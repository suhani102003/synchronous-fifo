==> flow/design.v <==
module fifo (
  input clk, rst, wr, rd,
  input [7:0] din,
  output reg [7:0] dout,
  output full, empty
);
  reg [3:0] wptr = 0, rptr = 0;
  reg [4:0] cnt = 0;   
  reg [7:0] mem [15:0];
  always@(posedge clk) begin
    if (rst == 1'b1)
      begin
        wptr <= 0;
        rptr <= 0;
        cnt  <= 0;
      end
    else if (wr && !full) 
      begin
        mem[wptr] <= din;
        wptr      <= wptr + 1;
        cnt       <= cnt + 1;
      end
    else if (rd && !empty)
      begin
        dout <= mem[rptr];
        rptr <= rptr + 1;
        cnt  <= cnt - 1;
      end
  end
  assign full  = (cnt == 16) ? 1'b1 : 1'b0;
  assign empty = (cnt == 0)  ? 1'b1 : 1'b0;
endmodule
interface fifo_if;
  logic clk, rst, wr, rd;
  logic empty, full;
  logic [7:0] din;
  logic [7:0] dout;
endinterface
# Step by step through the tools: fifo
# Tool output for the design above, in the order of the flow.
# Line numbers count from 1 in the design file above.
# Library cell names are shortened.
# The mark n/a stands for no value.
dict set report inputs {
  top_module {fifo}
  clock {clk}
  library {sky130hd}
  pvt_corner {tt_025C_1v80}
}

# Elaborated design
# Counts by Yosys on the flattened word-level netlist (proc, flatten, opt, wreduce; memories kept). Register bits leave out memories and registers merged into their read ports (data or address). Print and check cells are left out. Cells with the same type and inputs are merged into one.
# Memory sizes are those after Yosys's memory passes, which may raise the word count (mostly to a power of two), join words into wider ones and drop unused or constant bits.
dict set report bits {
  register_bits 13
  ram_bits 128
  clocked_rd_ports_x_width 8
  memories 1
  input_bits 12
  output_inout_bits 10
  elab_cells 29
}
# memory size width read_ports write_ports line_no
set mem_list {}
lappend mem_list {mem 16 8 1 1 9} ;# reg [7:0] mem [15:0];
dict set report op_classes {
  n_addsub 4
  equal 1
  muxes 10
  logic 2
  reduce_and_logical 8
}
# op n
set ops {}
lappend ops {{8-bit 2-to-1 mux} 2}
lappend ops {{5-bit 2-to-1 mux} 2}
lappend ops {{4-bit by 1-bit adder with 4-bit output (second input constant)} 2}
lappend ops {{4-bit 2-to-1 mux} 2}
lappend ops {{5-bit by 1-bit adder with 5-bit output (second input constant)} 1}
lappend ops {{5-bit by 1-bit subtractor with 5-bit output (second input constant)} 1}
lappend ops {{5-bit equality test (second input constant)} 1}
lappend ops {{5-bit zero test} 1}
lappend ops {{1-bit 2-to-1 mux} 4}
lappend ops {{3-bit AND reduction} 1}
lappend ops {{1-bit logical AND} 2}
lappend ops {{1-bit NOT} 2}
lappend ops {{1-bit zero test} 2}
lappend ops {{2-bit AND reduction} 1}
lappend ops {{2-bit nonzero test} 1}

# Logic depth
# Yosys ltp: most cells in a row. Word level: on the elaborated netlist, between registers, memories and ports. Mapped: between sequential cells and ports; inverters and the memories' decode and read muxes count.
dict set report depth {
  word_depth 6
  ABC_AREA 0
  depth_mapped 9
  mapped_depth_nobuf 8
}

# After synthesis
# Source: synth_stat.txt of the flow (Yosys; design flattened, memories mapped). It holds for the ABC_AREA given above (unset counts as 0); a run with the other value may have another netlist.
# type n type_area_um2
set types {}
lappend types {edfxtp_1 136 4.08E+03}
lappend types {mux4_2 16 360.346}
lappend types {mux2i_1 33 330.317}
lappend types {dfxtp_1 13 260.25}
lappend types {a221oi_1 16 140.134}
lappend types {ha_1 8 100.096}
lappend types {nor2_1 26 97.594}
lappend types {o21ai_0 14 70.067}
lappend types {a22oi_1 8 60.058}
lappend types {nand2_1 15 56.304}
lappend types {a21oi_1 9 45.043}
lappend types {buf_2 9 45.043}
lappend types {clkbuf_1 9 33.782}
lappend types {inv_1 8 30.029}
lappend types {o41ai_4 1 27.526}
lappend types {xnor2_1 3 26.275}
lappend types {xor2_1 3 26.275}
lappend types {o211ai_2 2 25.024}
# Not listed: further types 21, cells in them 30.
dict set report mapped {
  stdcells 359
  synth_area_um2 6058.3
  seqArea_um2 4344.2
  ff_cells 149
  buffers 18
}

# Timing after synthesis
# OpenSTA on the mapped netlist: ideal clock, no wires. The path of least setup slack (recovery checks aside). Input and output delay are each 20% of the period. Register names are those of the netlist, which keeps one name where synthesis merged equal registers.
dict set report synth_timing {
  path_type {in2reg}
  startpoint {input port wr}
  endpoint {register cnt[4]}
  tclk_ps 5490
  in_delay_ps 1098
  setup_time_ps 86
  t_first_pin_ps 1098
  arrival_time_ps 3267
  t_required_ps 5404
  slack_ps 2137
  path_delay_ps 2255
  stages 9
  n_path_buf 1
  period_less_setup_slack_ps 3353
}
# "path_delay_ps" is the arrival time less input delay plus setup time.
# "stages": output pins that drive a net of the path, with the launching flip-flop's if there is one; two outputs of one cell count as two.
# "period_less_setup_slack_ps" = period - worst setup slack (recovery checks aside). The figure is calculated, with input and output delays left at 20% of the set period.
# Between the ends stands the longest chain of elaborated cells between them, by number of cells; it is not shown to be the way that was timed. Of several equally long chains one is given.
# Each line given opens the expression or statement behind the cell; cells for indexed reads and writes are added by Yosys, which also makes memories of some case tables.
# A register here has more assigning lines than the two given.
dict set report synth_via {
  path_cell_list {clkbuf_1 > inv_1 > a21oi_1 > inv_1 > fa_1 > a21o_1 > a2111o_1 > o211a_1 > a211oi_1}
  elab_chain_cells 2
  cone_cells 3
  cone_lines 1
  cone_classes {mux (1); reduce/logical (2)}
}
# element line_no
set synth_lines {}
lappend synth_lines {{start, declared} 2} ;# input clk, rst, wr, rd,
lappend synth_lines {{1-bit logical AND} 17} ;# else if (wr && !full)
lappend synth_lines {{5-bit 2-to-1 mux} 17}
lappend synth_lines {{end, assigned} 21} ;# cnt       <= cnt + 1;
lappend synth_lines {{end, assigned} 27} ;# cnt  <= cnt - 1;
lappend synth_lines {{end, declared} 8} ;# reg [4:0] cnt = 0;

# Path in the finished layout
# Path of least setup slack in the final report of record 1 (OpenROAD, finished layout, wires in). Where an end is a register, its clock arrival counts in the times.
# The path's times are printed in steps of 10 ps; the period is the one set.
dict set report layout_timing {
  path_type {reg2out}
  startpoint {register cnt[3]}
  endpoint {output port empty}
  tclk_ps 2200
  out_delay_ps 440
  t_first_pin_ps 420
  arrival_time_ps 1750
  t_required_ps 1760
  slack_ps 10
  stages 5
  n_path_buf 2
}
# Between the ends stands the longest chain of elaborated cells between them, by number of cells; it is not shown to be the way that was timed. Of several equally long chains one is given.
# A register here has more assigning lines than the two given.
dict set report layout_via {
  path_cell_list {dfxtp_1 > buf_4 > or4_4 > nor2_1 > dlygate4sd2_1}
  elab_chain_cells 2
  cone_cells 2
  cone_lines 1
  cone_classes {mux (1); reduce/logical (1)}
}
# element line_no
set layout_lines {}
lappend layout_lines {{start, declared} 8} ;# reg [4:0] cnt = 0;
lappend layout_lines {{start, assigned} 21} ;# cnt       <= cnt + 1;
lappend layout_lines {{start, assigned} 27} ;# cnt  <= cnt - 1;
lappend layout_lines {{5-bit zero test} 31} ;# assign empty = (cnt == 0)  ? 1'b1 : 1'b0;
lappend layout_lines {{1-bit 2-to-1 mux} 31}
lappend layout_lines {{end, declared} 5} ;# output full, empty

; Settings and measured results of 2 stored flow runs for module fifo (sky130hd), not sorted in any way. The constraints put input and output delay at 20% of the set period each and load the outputs with 0.01 pF.
; "period_reached_ps" = clock period - worst setup slack. The figure is calculated, with input and output delays left at 20% of the set period.
; By "critical_path_time_ps" is meant the share of the clock period that the worst setup path is allowed (20% is reserved at inputs, 20% at outputs), minus its slack. Clock arrival times at its registers enter into it.
; "critical_path_time_ps" is known to 10 ps.

[record 1: settings]
period_ns = 2.2
CORE_UTILIZATION = 22
SETUP_SLACK_MARGIN = -0.04
PLACE_DENSITY = 0.53
GPL_ROUTABILITY_DRIVEN = 0
CTS_CLUSTER_DIAMETER = 348
MAX_ROUTING_LAYER = met5
CAP_MARGIN = 20
CORE_MARGIN = 2
SLEW_MARGIN = 20
[record 1: results]
finalUtil_pct = 28.1
period_reached_ps = 2191
critical_path_time_ps = 1750
worst_path_kind = reg2out
design_die_area_um2 = 28881.3
final_setup_ws_ps = 9
synthArea_um2 = 6058.3

[record 2: settings]
period_ns = 4.81
CORE_UTILIZATION = 48
SETUP_SLACK_MARGIN = 1.17
PLACE_DENSITY_LB_ADDON = 0.07
CORE_ASPECT_RATIO = 1.1
CELL_PAD_IN_SITES_GLOBAL_PLACEMENT = 2
TNS_END_PERCENT = 75
CTS_CLUSTER_DIAMETER = 161
CAP_MARGIN = 30
SLEW_MARGIN = 40
CORE_MARGIN = 2
[record 2: results]
finalUtil_pct = 56.5
period_reached_ps = 3259
critical_path_time_ps = 2300
worst_path_kind = in2reg
design_die_area_um2 = 13537.1
final_setup_ws_ps = 1551
synthArea_um2 = 6058.3
